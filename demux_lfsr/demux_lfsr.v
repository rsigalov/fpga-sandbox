==> flow/design.v <==
module demux_lfsr(
  input i_clk,
  input i_switch_1,
  input i_switch_2,
  output o_led_1,
  output o_led_2,
  output o_led_3,
  output o_led_4
);
  reg r_lfsr_toggle = 1'b0;
  wire lfsr_enable;
  lfsr lfsr_inst(
    .i_clk(i_clk),
    .o_enable(lfsr_enable)
  );
  always @(posedge i_clk)
    begin
      if (lfsr_enable)
        begin
      	  r_lfsr_toggle <= ~r_lfsr_toggle;
        end
    end
  demux demux_inst(
    .i_clk(i_clk),
    .i_data(r_lfsr_toggle),
    .i_switch_1(i_switch_1),
    .i_switch_2(i_switch_2),
    .o_led_1(o_led_1),
    .o_led_2(o_led_2),
    .o_led_3(o_led_3),
    .o_led_4(o_led_4)
  );
endmodule
module demux(
  input i_clk,
  input i_data,
  input i_switch_1,
  input i_switch_2,
  output o_led_1,
  output o_led_2,
  output o_led_3,
  output o_led_4
);
  assign o_led_1 = !i_switch_1 & !i_switch_2 ? i_data : 1'b0;
  assign o_led_2 = i_switch_1 & !i_switch_2 ? i_data : 1'b0;
  assign o_led_3 = !i_switch_1 & i_switch_2 ? i_data : 1'b0;
  assign o_led_4 = i_switch_1 & i_switch_2 ? i_data : 1'b0;
endmodule
module lfsr(
  input i_clk,
  output o_enable
);
  reg [21:0] r_lfsr = 22'd0;
  wire w_XNOR;
  always @(posedge i_clk)
    begin
      r_lfsr[21:1] <= r_lfsr[20:0];
      r_lfsr[0] <= w_XNOR;
    end
  assign w_XNOR = (r_lfsr[21] ^~ r_lfsr[20]);
  assign o_enable = (r_lfsr == 22'd0);
endmodule
# Reports on demux_lfsr
# Tool output for the design above, in the order of the flow.
# Line numbers count from 1 in the design file above.
# A cell with n/a has no value.
# inputs
top,demux_lfsr
clock_port,i_clk
library,sky130hd
lib_corner,tt_025C_1v80

# Elaborated design
# Source: Yosys, flattened and elaborated, memories not mapped. Widths are those after wreduce; folded enables and synchronous resets count as part of the registers. Registers that Yosys merges into a memory's read port (data or address) are not register bits. Print and check cells do not count. Equal cells are merged and count once.
# bits
inputBits,3
wordCells,15
output_inout_bits,4
regBits,23
# op_classes
logic,6
reduce_logical,3
n_mux,4
# op_table
op,count
22-bit zero test,1
1-bit bitwise AND,4
1-bit 2-to-1 mux,4
1-bit zero test,2
1-bit XNOR,1
1-bit inverter,1

# Longest topological paths
# Yosys ltp: most cells in a row. Word level: on the elaborated netlist, between registers, memories and ports. Mapped: between sequential cells and ports; inverters and the memories' decode and read muxes count.
# depth
depth_word,3
abc_area,0
depth_mapped,5
ltp_nobuf,5

# Synthesis result
# The flow's flattened synthesis, as Yosys stat reports it; memories are mapped. The netlist is that of the ABC_AREA named above (0 if unset); the other value can give another one.
# types
cell,count,area_total_um2
sky130_fd_sc_hd__dfxtp_1,22,440.422
sky130_fd_sc_hd__edfxtp_1,1,30.029
sky130_fd_sc_hd__inv_1,4,15.014
sky130_fd_sc_hd__nor4b_2,1,15.014
sky130_fd_sc_hd__ha_1,1,12.512
sky130_fd_sc_hd__nor4_1,2,12.512
sky130_fd_sc_hd__nor4_2,1,12.512
sky130_fd_sc_hd__nor2_1,3,11.261
sky130_fd_sc_hd__nor3_1,2,10.01
sky130_fd_sc_hd__nand2_1,2,7.507
sky130_fd_sc_hd__nor3b_1,1,7.507
sky130_fd_sc_hd__and3_1,1,6.256
sky130_fd_sc_hd__nand4_1,1,6.256
# mapped
n_buf,0
synth_area_um2,586.8
seqArea_um2,470.5
stdcells,42
ff_cells,23
# The figures by module come from a second, unflattened synthesis with its own total; it is not the netlist above.
# hier_totals
cells_unflattened,40
hier_area_um2,590.6
# Each row is one instance without its submodules.
# modules
mod,n_cells,mod_seq_area_um2,mod_area_um2,instances
lfsr,34,440.4,519.2,1
demux,4,0.0,37.5,1
demux_lfsr,2,30.0,33.8,1

# Worst setup path after synthesis
# Path of least setup slack by OpenSTA after synthesis, without wires, with an ideal clock, recovery checks aside; 20% of the period is set as input and as output delay. Where synthesis merged equal registers, the netlist keeps one of their names.
# synth_path
path_type,register -> register
from,register lfsr_inst.r_lfsr[20]
to,register r_lfsr_toggle
t_required_ns,1.182
t_first_pin_ns,0.000
path_delay_ns,1.128
n_path_buf,0
path_stages,6
clock_period_ns,1.48
setup_slack_ns,0.352
setup_ns,0.298
arrival_ns,0.830
synth_period_reached_ns,1.128
# "path_delay_ns" is the arrival time less input delay plus setup time.
# "path_stages" counts driving pins, that of a launching flip-flop among them; a cell with two outputs on the path counts twice.
# "synth_period_reached_ns" = period - worst setup slack (recovery checks aside). The figure is calculated, with input and output delays left at 20% of the set period.
# Between the ends stands the longest chain of elaborated cells between them, by number of cells; it is not shown to be the way that was timed. Of several equally long chains one is given.
# A line is the first line of the expression or statement that the cell stems from. Yosys adds cells for indexed reads and writes and turns some case tables into memories.
# synth_via
path_cell_list,sky130_fd_sc_hd__dfxtp_1 sky130_fd_sc_hd__inv_1 sky130_fd_sc_hd__ha_1 sky130_fd_sc_hd__nor4b_2 sky130_fd_sc_hd__nand4_1 sky130_fd_sc_hd__nor2_1
elab_chain_len,1
cells_between,1
lines_between,1
cone_classes,reduce/logical (1)
# synth_lines
element,line,rtl
start: declaration,53,reg [21:0] r_lfsr = 22'd0;
start: assignment,57,r_lfsr[21:1] <= r_lfsr[20:0];
22-bit zero test,61,assign o_enable = (r_lfsr == 22'd0);
end: assignment,20,r_lfsr_toggle <= ~r_lfsr_toggle;
end: declaration,10,reg r_lfsr_toggle = 1'b0;

# Worst path after layout
# From the final timing report of stored run 1: the path of least setup slack in the routed layout; clock arrival at registers is part of the times.
# layout_path
path_type,register -> output
from,register r_lfsr_toggle
to,output port o_led_3
arrival_ns,1.06
clock_period_ns,1.1
out_delay_ns,0.22
t_required_ns,0.88
setup_slack_ns,-0.18
t_first_pin_ns,0.30
path_stages,4
n_path_buf,1
# Between the ends stands the longest chain of elaborated cells between them, by number of cells; it is not shown to be the way that was timed. Of several equally long chains one is given.
# layout_via
path_cell_list,sky130_fd_sc_hd__edfxtp_1 sky130_fd_sc_hd__inv_2 sky130_fd_sc_hd__nor3b_2 sky130_fd_sc_hd__buf_2
elab_chain_len,1
cells_between,1
lines_between,1
cone_classes,mux (1)
# layout_lines
element,line,rtl
start: declaration,10,reg r_lfsr_toggle = 1'b0;
start: assignment,20,r_lfsr_toggle <= ~r_lfsr_toggle;
1-bit 2-to-1 mux,46,assign o_led_3 = !i_switch_1 & i_switch_2 ? i_data : 1'b0;
end: declaration,7,"output o_led_3,"

# Flow measurements of demux_lfsr on sky130hd: 2 stored runs with different settings, listed in no order. Input and output delays are each 20% of the period that was set; the output load is 0.01 pF.
# "achieved_period_ns" is the run's clock period less its worst setup slack. It is reckoned from that one timing run; input and output delays stay at 20% of the period that was set.
# "critical_path_time_ns" is the time allowed to the run's worst setup path (the clock period less input and output delay, where it has them) less its slack. Clock arrival times count: a late capture clock shortens it, a late launch clock lengthens it.
# "final_power_uw": no workload was simulated; the value follows from the tool's default switching activity.
# Among the settings, - means not set for that run.
# Results: - = not shown.
stored run,period_ns,CORE_UTILIZATION,SETUP_SLACK_MARGIN,CELL_PAD_IN_SITES_GLOBAL_PLACEMENT,CELL_PAD_IN_SITES_DETAIL_PLACEMENT,TNS_END_PERCENT,GPL_TIMING_DRIVEN,GPL_ROUTABILITY_DRIVEN,SLEW_MARGIN,CAP_MARGIN,CORE_MARGIN,PLACE_DENSITY_LB_ADDON,HOLD_SLACK_MARGIN,ABC_AREA,CTS_CLUSTER_DIAMETER,layout_stdcell_area_um2,yosys.chip_area_um2,final_power_uw,total_die_area_um2,critical_path_time_ns,critical_path_kind,achieved_period_ns,worst_setup_slack_ns,holdWs_ns
stored run 1,1.1,32,0.01,3,1,60,1,0,15,20,2,-,-,-,-,709.4,586.8,1233,2192.1,1.06,register -> output,1.280,-0.180,0.362
stored run 2,0.832,65,0.09,-,1,-,-,0,20,25,5,0.16,0.18,1,21,-,-,-,-,-,-,-,-,-
# Stored run 2: not finished: placement ended with error DPL-0033

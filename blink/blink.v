==> flow/design.v <==
module blink 
(
  input  clk,
  output LED1,
  output LED2,
  output LED3,
  output LED4,
);
  localparam bits = 4;
  localparam delay = 22;
  reg [ bits + delay-1 :0 ] counter = 0;
  reg [ bits - 1 :0] out;
  always @(posedge clk) begin
    counter <= counter + 1;
    out <= counter >> delay;
  end
  assign { LED1, LED2, LED3, LED4 } = out;
endmodule
Reports on blink
What the tools print for blink, step after step.
Lines are those of the file above, counted from 1.
Operators carry their Yosys type and port widths (W data, S select, Z words).
Library cell names are shortened.
{"block": "design", "top": "blink", "clock_port": "clk", "cell_library": "sky130hd", "lib_corner": "tt_025C_1v80"}

After elaboration
Source: Yosys, flattened and elaborated, memories not mapped. Widths are those after wreduce; folded enables and synchronous resets count as part of the registers. Registers that Yosys merges into a memory's read port (data or address) are not register bits. Print and check cells do not count. Equal cells are merged and count once.
{"block": "bits", "out_inout_bits": 4, "in_bits": 1, "word_cells": 3, "ff_bits": 30}
{"block": "op_classes", "add_sub_neg": 1}
{"block": "ops", "op": "$add A26 B1 Y26 const B", "count": 1}

Depth
Longest topological path by Yosys (ltp), each cell counted once; first at word level (registers and memories cut), then after technology mapping (sequential cells cut; the memories' decode and read muxes count).
{"block": "logic_depth", "ltp_word": 1, "ABC_AREA": 1, "mapped_depth": 8, "ltp_nobuf": 8}

Netlist
The flow's flattened synthesis, as Yosys stat reports it; memories are mapped. The netlist is that of the ABC_AREA named above (0 if unset); the other value can give another one.
Totals and module areas in this step are rounded.
{"block": "types", "cell_type": "dfxtp_1", "count": 30, "type_area_um2": 600.576}
{"block": "types", "cell_type": "nand2_1", "count": 52, "type_area_um2": 195.187}
{"block": "types", "cell_type": "nor2_1", "count": 19, "type_area_um2": 71.318}
{"block": "types", "cell_type": "xnor2_1", "count": 7, "type_area_um2": 61.309}
{"block": "types", "cell_type": "nor2_4", "count": 5, "type_area_um2": 56.304}
{"block": "types", "cell_type": "xor2_1", "count": 6, "type_area_um2": 52.55}
{"block": "types", "cell_type": "nand3b_1", "count": 6, "type_area_um2": 45.043}
{"block": "types", "cell_type": "nand3_1", "count": 8, "type_area_um2": 40.038}
{"block": "types", "cell_type": "nor2_8", "count": 2, "type_area_um2": 40.038}
{"block": "types", "cell_type": "nand2_2", "count": 6, "type_area_um2": 37.536}
{"block": "types", "cell_type": "xor2_2", "count": 2, "type_area_um2": 32.531}
{"block": "types", "cell_type": "inv_1", "count": 8, "type_area_um2": 30.029}
{"block": "types", "cell_type": "nor2_2", "count": 4, "type_area_um2": 25.024}
{"block": "types", "cell_type": "nand2_4", "count": 2, "type_area_um2": 22.522}
{"block": "types", "cell_type": "ha_1", "count": 1, "type_area_um2": 12.512}
{"block": "types", "cell_type": "and2_1", "count": 1, "type_area_um2": 6.256}
{"block": "mapped", "sequential_area_mm2": 0.0006, "buf_cells": 0, "flip_flops": 30, "stdcells": 159, "area_mm2": 0.0013}

Worst setup path after synthesis
Source: OpenSTA report_checks on the synthesized netlist (no wires, ideal clock, input and output delay 20% of the period each), path of least setup slack; recovery checks are left aside. Register names are those of the netlist, which keeps one name where synthesis merged equal registers.
{"block": "synth_timing", "path_type": "reg-to-reg", "from": "register counter[1]", "to": "register counter[20]", "path_delay_ps": 1217, "setup_ps": 112, "n_path_buf": 0, "slack_ps": 672, "t_required_ps": 1778, "arrival_time_ps": 1105, "period_ps": 1890, "launch_ps": 0, "stages": 9, "synth_period_reached_ps": 1218}
"path_delay_ps" is the arrival time less input delay plus setup time.
"stages" counts driving pins, that of a launching flip-flop among them; a cell with two outputs on the path counts twice.
"synth_period_reached_ps" = period - worst setup slack (recovery checks aside). The figure is calculated, with input and output delays left at 20% of the set period.
Between the ends stands the longest chain of elaborated cells between them, by number of cells; it is not shown to be the way that was timed. Of several equally long chains one is given.
Each line given opens the expression or statement behind the cell; cells for indexed reads and writes are added by Yosys, which also makes memories of some case tables.
{"block": "synth_between", "path_cell_list": "dfxtp_1 -> ha_1 -> nand2_1 -> nor2_2 -> nand2_4 -> nor2_8 -> nand2_1 -> nand2_1 -> nand2_1", "elab_chain_cells": 1, "cells_between": 1, "lines_between": 1, "cone_classes": "add/sub (1)"}
{"block": "synth_rtl", "element": "start, declared", "line": 11, "source": "reg [ bits + delay-1 :0 ] counter = 0;"}
{"block": "synth_rtl", "element": "start, assigned", "line": 14, "source": "counter <= counter + 1;"}
{"block": "synth_rtl", "element": "$add A26 B1 Y26", "line": 14}
{"block": "synth_rtl", "element": "end, assigned", "line": 14}
{"block": "synth_rtl", "element": "end, declared", "line": 11}

Path in the finished layout
From the final timing report of run A: the path of least setup slack in the routed layout; clock arrival at registers is part of the times.
The report prints the path's times to 10 ps; the period is as set.
{"block": "layout_timing", "path_type": "reg-to-reg", "from": "register counter[1]", "to": "register counter[19]", "period_ps": 1250, "arrival_time_ps": 1410, "n_path_buf": 1, "slack_ps": 10, "stages": 9, "t_required_ps": 1430, "setup_ps": 100, "launch_ps": 280}
Between the ends stands the longest chain of elaborated cells between them, by number of cells; it is not shown to be the way that was timed. Of several equally long chains one is given.
{"block": "layout_between", "path_cell_list": "dfxtp_4 -> buf_6 -> nand2_4 -> nor2_4 -> nand2_4 -> nor2_8 -> nand2_1 -> nand2_1 -> nand2_1", "elab_chain_cells": 1, "cells_between": 1, "lines_between": 1, "cone_classes": "add/sub (1)"}
{"block": "layout_rtl", "element": "start, declared", "line": 11, "source": "reg [ bits + delay-1 :0 ] counter = 0;"}
{"block": "layout_rtl", "element": "start, assigned", "line": 14, "source": "counter <= counter + 1;"}
{"block": "layout_rtl", "element": "$add A26 B1 Y26", "line": 14}
{"block": "layout_rtl", "element": "end, assigned", "line": 14}
{"block": "layout_rtl", "element": "end, declared", "line": 11}

Subject: flow runs of blink

Hi,

Design blink on sky130hd. What follows are 2 stored runs of the flow, each under its own settings; their order means nothing. The constraints put input and output delay at 20% of the set period each and load the outputs with 0.01 pF.
"achievedPeriod_ps": clock period set for the run, less the worst setup slack. It is reckoned from that one timing run; input and output delays stay at 20% of the period that was set.
By "worst_path_ps" is meant the share of the clock period that the worst setup path is allowed (20% is reserved at inputs, 20% at outputs), minus its slack. Clock arrival times at its registers enter into it.
By "power_mw" is meant OpenSTA's value without simulated activity: inputs other than the clock are taken to toggle once in ten clock periods, and the tool carries that through the logic.
"worst_path_ps" is known to 10 ps.
Values from the reports are rounded here.

{"run": "run A", "settings": { "period_ns": 1.25, "CORE_UTILIZATION": 18, "PLACE_DENSITY_LB_ADDON": 0.19, "CORE_ASPECT_RATIO": 1.29, "CELL_PAD_IN_SITES_DETAIL_PLACEMENT": 1, "ABC_AREA": 1, "GPL_TIMING_DRIVEN": 1, "CTS_CLUSTER_SIZE": 88, "CTS_CLUSTER_DIAMETER": 26, "MIN_ROUTING_LAYER": "met2", "MAX_ROUTING_LAYER": "met5", "CAP_MARGIN": 20, "CORE_MARGIN": 2, "SLEW_MARGIN": 20 }, "results": { "achievedPeriod_ps": 1236, "power_mw": 1.8, "worst_path_ps": 1240, "worstPathKind": "reg-to-reg", "synth_area_mm2": 0.0013, "layout_utilization_pct": 25, "timing.setup.tns_ps": 0, "final_setup_ws_ps": 14, "layout_stdcell_area_mm2": 0.0018, "hold_ws_ps": 370, "final_die_area_mm2": 0.0081 }}
{"run": "run B", "settings": { "period_ns": 1.27, "CORE_UTILIZATION": 72, "PLACE_DENSITY_LB_ADDON": 0.16, "CORE_MARGIN": 9, "CELL_PAD_IN_SITES_DETAIL_PLACEMENT": 2, "TNS_END_PERCENT": 45, "GPL_TIMING_DRIVEN": 0, "GPL_ROUTABILITY_DRIVEN": 1, "MAX_ROUTING_LAYER": "met5", "CAP_MARGIN": 20, "SLEW_MARGIN": 20 }, "outcome": "incomplete, placement halted on DPL-0033"}

Regards

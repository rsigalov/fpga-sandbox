==> flow/design.v <==
module UART_receive_and_show (
  input i_clk,
  input i_uart_rx,
  output o_seg_1A,
  output o_seg_1B,
  output o_seg_1C,
  output o_seg_1D,
  output o_seg_1E,
  output o_seg_1F,
  output o_seg_1G,
  output o_seg_2A,
  output o_seg_2B,
  output o_seg_2C,
  output o_seg_2D,
  output o_seg_2E,
  output o_seg_2F,
  output o_seg_2G
);
  wire w_uart_dv;
  wire [7:0] w_uart_data;
  wire [3:0] w_disp1_data;
  wire [3:0] w_disp2_data;
  assign w_disp_1_data = w_uart_data[3:0];
  assign w_disp_2_data = w_uart_data[7:4];
  UART_receiver #(.CLKS_PER_BIT(217)) UART_receiver_inst (
    .i_clk(i_clk),
    .i_uart_rx(i_uart_rx),
    .o_uart_dv(w_uart_dv),
    .o_uart_data(w_uart_data)
  );
  binary_to_7seg_display disp1 (
    .i_clk(i_clk),
    .i_binary_num(w_uart_data[7:4]),
    .o_seg_A(o_seg_1A),
    .o_seg_B(o_seg_1B),
    .o_seg_C(o_seg_1C),
    .o_seg_D(o_seg_1D),
    .o_seg_E(o_seg_1E),
    .o_seg_F(o_seg_1F),
    .o_seg_G(o_seg_1G)
  );
  binary_to_7seg_display disp2 (
    .i_clk(i_clk),
    .i_binary_num(w_uart_data[3:0]),
    .o_seg_A(o_seg_2A),
    .o_seg_B(o_seg_2B),
    .o_seg_C(o_seg_2C),
    .o_seg_D(o_seg_2D),
    .o_seg_E(o_seg_2E),
    .o_seg_F(o_seg_2F),
    .o_seg_G(o_seg_2G)
  );
endmodule
module UART_receiver #(parameter CLKS_PER_BIT = 217) (
  input i_clk,
  input i_uart_rx,
  output o_uart_dv,
  output [7:0] o_uart_data
);
  localparam IDLE      = 3'd0;
  localparam START_BIT = 3'd1;
  localparam READ_BIT  = 3'd2;
  localparam STOP_BIT  = 3'd3;
  localparam DONE      = 3'd4;
  reg [3:0] r_state      = 0;
  reg [$clog2(CLKS_PER_BIT-1):0] r_counter    = 0;
  reg [7:0] r_uart_data  = 0;
  reg [3:0] r_bit_index  = 0;
  reg       r_uart_dv    = 0;
  always @(posedge i_clk)
    begin
      case (r_state)
        IDLE:
          begin
            r_uart_dv <= 1'b0;
            r_counter <= 0;
            r_bit_index <= 0;
            if (~i_uart_rx)
              r_state <= START_BIT;
            else
              r_state <= IDLE;
          end
        START_BIT:
          begin
            if (r_counter == CLKS_PER_BIT/2)
              begin
                if (~i_uart_rx)
                  begin
                    r_state <= READ_BIT;
                    r_counter <= 0;
                  end
                else 
                  begin
                    r_state <= IDLE;
                  end
              end
            else
              begin
                r_counter <= r_counter + 1;
              end
          end 
        READ_BIT:
          begin
            if (r_counter == CLKS_PER_BIT) 
              begin
                r_uart_data[r_bit_index] = i_uart_rx;
                r_counter <= 0;
                if (r_bit_index == 3'b111)
                  begin
                    r_state <= STOP_BIT;
                  end
                else
                  begin
                    r_state <= READ_BIT;
                  	r_bit_index <= r_bit_index + 1;
                  end
              end
            else
              begin
                r_counter <= r_counter + 1;
              end
          end
        STOP_BIT:
          begin
            if (r_counter == CLKS_PER_BIT-1)
              begin
                r_uart_dv <= 1'b1;
                r_state <= DONE;
              end
            else
              begin
                r_counter <= r_counter + 1;
              end
          end
        DONE:
          begin
            r_uart_dv <= 1'b0;
            r_counter <= 0;
            r_state <= IDLE;
          end
      endcase
    end
  assign o_uart_dv = r_uart_dv;
  assign o_uart_data = r_uart_data;
endmodule
module binary_to_7seg_display(
  input i_clk,  
  input [3:0] i_binary_num,
  output o_seg_A,
  output o_seg_B,
  output o_seg_C,
  output o_seg_D,
  output o_seg_E,
  output o_seg_F,
  output o_seg_G
);
  reg [6:0] r_hex_encoding;
  always @(posedge i_clk)
    begin
      case (i_binary_num)
        4'b0000 : r_hex_encoding <= 7'b1111110;  
        4'b0001 : r_hex_encoding <= 7'b0110000;  
        4'b0010 : r_hex_encoding <= 7'b1101101;  
        4'b0011 : r_hex_encoding <= 7'b1111001;  
        4'b0100 : r_hex_encoding <= 7'b0110011;  
        4'b0101 : r_hex_encoding <= 7'b1011011;  
        4'b0110 : r_hex_encoding <= 7'b1011111;  
        4'b0111 : r_hex_encoding <= 7'b1110000;  
        4'b1000 : r_hex_encoding <= 7'b1111111;  
        4'b1001 : r_hex_encoding <= 7'b1111011;  
        4'b1010 : r_hex_encoding <= 7'b1110111;  
        4'b1011 : r_hex_encoding <= 7'b0011111;  
        4'b1100 : r_hex_encoding <= 7'b1001110;  
        4'b1101 : r_hex_encoding <= 7'b0111101;  
        4'b1110 : r_hex_encoding <= 7'b1001111;  
        4'b1111 : r_hex_encoding <= 7'b1000111;  
      endcase
    end      
  assign o_seg_A = ~r_hex_encoding[6];
  assign o_seg_B = ~r_hex_encoding[5];
  assign o_seg_C = ~r_hex_encoding[4];
  assign o_seg_D = ~r_hex_encoding[3];
  assign o_seg_E = ~r_hex_encoding[2];
  assign o_seg_F = ~r_hex_encoding[1];
  assign o_seg_G = ~r_hex_encoding[0];
endmodule
[Tool chain data of UART_receive_and_show]
Tool output for the design above, in the order of the flow.
Line numbers count from 1 in the design file above.
Cell names lack the library's common part.
A cell with - has no value.
Inputs
  top: UART_receive_and_show
  clock port: i_clk
  library: sky130hd
  library corner: tt_025C_1v80

[Elaborated design]
Counts by Yosys on the flattened word-level netlist (proc, flatten, opt, wreduce; memories kept). Register bits leave out memories and registers merged into their read ports (data or address). Print and check cells are left out. Cells with the same type and inputs are merged into one.
Yosys's memory passes give these memory sizes; they may raise the number of words (mostly to a power of two), join words into wider ones and drop unused or constant bits.
Storage and ports
  memory bits (read-only): 224
  word width x clocked read ports: 14
  register bits after elaboration: 25
  memories: 2
Memory list
  (no name shown): depth 16, bits a word 7, read ports 1, wr ports 0, RTL line 160  | case (i_binary_num)
  (no name shown): depth 16, bits a word 7, read ports 1, wr ports 0, RTL line 160
Operators by class
  bitwise logic cells: 17
  equality and inequality tests: 14
  $add $sub $neg: 3
  shift-type cells: 2
  muxes and demuxes: 15
  reductions and logical operators: 9
Operators with widths (count)
  case mux 9 bit (select 4 bit): 1
  two-way mux 9 bit: 4
  case mux 4 bit (select 5 bit): 1
  two-way mux 4 bit: 5
  == test 9 x 8 -> 1 bit (second input constant): 2
  NOT 1 bit: 14
  adder 9 x 1 -> 9 bit (second input constant): 1
  == test 9 x 7 -> 1 bit (second input constant): 1
  variable shift 1 x 5 -> 8 bit: 1
  variable shift 1 x 5 -> 8 bit (first input constant): 1
  == test 4 x 2 -> 1 bit (second input constant): 2
  == test 4 x 3 -> 1 bit (second input constant): 2
  AND 8 bit: 1
  OR 8 bit: 1
  NOT 8 bit: 1
  case mux 4 bit (select 2 bit): 1
  != test 2 x 1 -> 1 bit (second input constant): 3
  AND reduction 3 bit: 2
  negation 4 -> 5 bit: 1
  nonzero test 5 bit: 1
  != test 2 bit (second input constant): 2
  adder 4 x 1 -> 4 bit (second input constant): 1
  == test 4 x 1 -> 1 bit (second input constant): 1
  logical NOT 4 bit: 1
  AND reduction 4 bit: 1
  nonzero test 4 bit: 1
  != test 3 bit (second input constant): 1
  AND reduction 2 bit: 1
Not listed: further kinds 4, cells in them 5.

[Longest topological paths]
Yosys ltp: most cells in a row. Word level: on the elaborated netlist, between registers, memories and ports. Mapped: between sequential cells and ports; inverters and the memories' decode and read muxes count.
Logic depth
  depth in word-level cells: 5
  ABC_AREA: 0
  mapped depth: 7

[Synthesis result]
The flow's flattened synthesis, as Yosys stat reports it; memories are mapped. The netlist is that of the ABC_AREA named above (0 if unset); the other value can give another one.
The area totals of this step are shown rounded.
Synthesis totals
  mapped cells: 243
  flip-flops: 38
  mapped area: 2300 um2
Cells by type (count)
  edfxtp_1: 24
  dfxtp_1: 14
  ha_1: 21
  inv_1: 30
  nor2_1: 25
  o21ai_0: 14
  nand2_1: 16
  xnor2_1: 6
  nand3_1: 10
  a21oi_1: 9
  nand2b_1: 5
  o41ai_4: 1
  o2bb2ai_1: 3
  xor2_1: 3
  nor2b_1: 4
  nor3_1: 5
  clkbuf_1: 6
  mux4_2: 1
Other cell types: 34; their cells: 46.
By module: a second synthesis without flattening, with its own total; a netlist apart from the flattened one above.
Unflattened totals
  cell total of the unflattened synthesis: 246
  area (unflattened synthesis): 2500 um2
Rows give one instance, submodules left out.
By module
  UART_receiver (CLKS_PER_BIT=217): area 1600 um2, cells 152, instances 1
  binary_to_7seg_display: area 460 um2, cells 47, instances 2
  UART_receive_and_show: area 0.0 um2, cells 0, instances 1

[Timing after synthesis]
Source: OpenSTA report_checks on the synthesized netlist (no wires, ideal clock, input and output delay 20% of the period each), path of least setup slack; recovery checks are left aside. Register names are those of the netlist, which keeps one name where synthesis merged equal registers.
Timing post-synthesis
  path kind: register to register
  start point: register UART_receiver_inst.r_bit_index[0]
  end point: register UART_receiver_inst.r_uart_data[5]
  launch time at the first pin: 0.000 ns
  clock period: 1.76 ns
  stages on the path: 8
  data required time: 1.503 ns
  slack: -0.063 ns
  path buffers: 1
  delay of the path: 1.822 ns
  arrival time: 1.565 ns
  synthesis period reached: 1.823 ns
"delay of the path" = arrival - input delay + setup time.
"stages on the path" counts driving pins, that of a launching flip-flop among them; a cell with two outputs on the path counts twice.
"synthesis period reached" = period - worst setup slack (recovery checks aside). The figure is calculated, with input and output delays left at 20% of the set period.
Between the ends stands the longest chain of elaborated cells between them, by number of cells; it is not shown to be the way that was timed. Of several equally long chains one is given.
A line is the first line of the expression or statement that the cell stems from. Yosys adds cells for indexed reads and writes and turns some case tables into memories.
Between the ends, post-synthesis
  path through: edfxtp_1 buf_6 inv_1 ha_1 nand2b_1 o32ai_1 a21o_1 o21ai_1
  length of the longest elaborated chain: 5
  elaborated cells between the ends (all ways): 6
  RTL lines with such cells: 1
  classes of those cells: 1 x add/sub; 2 x shift; 3 x logic
RTL lines, path post-synthesis
  start, declared: RTL line 68  | reg [3:0] r_bit_index  = 0;
  start, assigned: RTL line 77  | r_bit_index <= 0;
  start, assigned: RTL line 115  | r_bit_index <= r_bit_index + 1;
  negation 4 -> 5 bit: RTL line 106  | r_uart_data[r_bit_index] = i_uart_rx;
  variable shift 1 x 5 -> 8 bit: RTL line 106
  NOT 8 bit: RTL line 106
  AND 8 bit: RTL line 106
  OR 8 bit: RTL line 106
  end, assigned: RTL line 106
  end, declared: RTL line 67  | reg [7:0] r_uart_data  = 0;

[Worst path after layout]
Path of least setup slack in the final report of flow run A (OpenROAD, finished layout, wires in). Where an end is a register, its clock arrival counts in the times.
Timing after layout
  path kind: register to register
  start point: register UART_receiver_inst.r_counter[0]
  end point: register UART_receiver_inst.r_counter[2]
  clock period: 2.0 ns
  arrival time: 1.86 ns
  slack: 0.19 ns
  launch time at the first pin: 0.29 ns
  data required time: 2.05 ns
  path buffers: 1
  stages on the path: 8
Between the ends stands the longest chain of elaborated cells between them, by number of cells; it is not shown to be the way that was timed. Of several equally long chains one is given.
A register here has more assigning lines than the two given.
The path ends at the enable pin of a flip-flop; only ways to that pin are counted.
Between the ends, after layout
  path through: edfxtp_1 inv_1 ha_1 nand2b_1 nor4_1 nand3_1 and3_1 buf_4
  length of the longest elaborated chain: 3
  elaborated cells between the ends (all ways): 5
  RTL lines with such cells: 2
  classes of those cells: 4 x eq/ne; 1 x reduce/logical
RTL lines, path after layout
  start, declared: RTL line 66  | reg [$clog2(CLKS_PER_BIT-1):0] r_counter    = 0;
  start, assigned: RTL line 99  | r_counter <= r_counter + 1;
  start, assigned: RTL line 120  | r_counter <= r_counter + 1;
  == test 9 x 8 -> 1 bit: RTL line 125  | if (r_counter == CLKS_PER_BIT-1)
  != test 2 bit
  AND reduction 3 bit
  end, assigned: RTL line 120
  end, assigned: RTL line 132  | r_counter <= r_counter + 1;
  end, declared: RTL line 66

# Flow runs of UART_receive_and_show

UART_receive_and_show through Yosys and OpenROAD on sky130hd: 2 stored runs, unordered, with their settings and measured results. The constraints put input and output delay at 20% of the set period each and load the outputs with 0.01 pF.
"achieved clock period" is the run's clock period less its worst setup slack. It is reckoned from that one timing run; input and output delays stay at 20% of the period that was set.
"worst setup path time" means the part of the period allowed to the worst setup path (the constraints hold back 20% at inputs and 20% at outputs) less its slack; where the path has registers, the arrival times of their clocks count too.
Measured values are rounded.

Flow run A
==> flow/run.sh <==
#!/bin/bash
# the make line also repeats the synthesis and layout settings of config.mk as NAME=value (left out here)
make -C /OpenROAD-flow-scripts/flow DESIGN_CONFIG=/design/flow/config.mk WORK_HOME=/design/flow/orfs CLKGATE_MAP_FILE= finish
==> flow/config.mk <==
export PLATFORM = sky130hd
export DESIGN_NAME = UART_receive_and_show
export DESIGN_NICKNAME = UART_receive_and_show
export VERILOG_FILES = /design/flow/design.v
export SDC_FILE = /design/flow/constraint.sdc
export NUM_CORES = 4
export LEC_CHECK = 0
export CAP_MARGIN = 20
export CORE_MARGIN = 2
export CORE_UTILIZATION = 40
export SLEW_MARGIN = 20
==> flow/constraint.sdc <==
create_clock -name core_clock -period 2.0 [get_ports {i_clk}]
set_input_delay 0.4000 -clock core_clock [delete_from_list [all_inputs] [get_ports {i_clk}]]
set_output_delay 0.4000 -clock core_clock [all_outputs]
set_load 0.01 [all_outputs]

==> results of flow run A <==
chip area after synthesis (Yosys): 2300 um2
die area: 6500 um2
standard-cell area of the final layout: 2700 um2
utilization: 48%
worst setup slack after layout: 0.19 ns
achieved clock period: 1.812 ns
worst setup path time: 1.81 ns
worst setup path kind: register to register

Flow run B
==> flow/run.sh <==
#!/bin/bash
# the make line also repeats the synthesis and layout settings of config.mk as NAME=value (left out here)
make -C /OpenROAD-flow-scripts/flow DESIGN_CONFIG=/design/flow/config.mk WORK_HOME=/design/flow/orfs CLKGATE_MAP_FILE= finish
==> flow/config.mk <==
export PLATFORM = sky130hd
export DESIGN_NAME = UART_receive_and_show
export DESIGN_NICKNAME = UART_receive_and_show
export VERILOG_FILES = /design/flow/design.v
export SDC_FILE = /design/flow/constraint.sdc
export NUM_CORES = 4
export LEC_CHECK = 0
export CAP_MARGIN = 20
export CORE_ASPECT_RATIO = 0.66
export CORE_MARGIN = 2
export CORE_UTILIZATION = 70
export CTS_CLUSTER_DIAMETER = 140
export CTS_CLUSTER_SIZE = 32
export GPL_ROUTABILITY_DRIVEN = 0
export GPL_TIMING_DRIVEN = 0
export PLACE_DENSITY = 0.45
export SETUP_SLACK_MARGIN = 0.18
export SLEW_MARGIN = 20
export TNS_END_PERCENT = 25
==> flow/constraint.sdc <==
create_clock -name core_clock -period 2.64 [get_ports {i_clk}]
set_input_delay 0.5280 -clock core_clock [delete_from_list [all_inputs] [get_ports {i_clk}]]
set_output_delay 0.5280 -clock core_clock [all_outputs]
set_load 0.01 [all_outputs]

==> results of flow run B <==
chip area after synthesis (Yosys): 2300 um2
die area: 3800 um2
standard-cell area of the final layout: 2600 um2
utilization: 80%
worst setup slack after layout: 0.56 ns
achieved clock period: 2.084 ns
worst setup path time: 2.08 ns
worst setup path kind: register to register
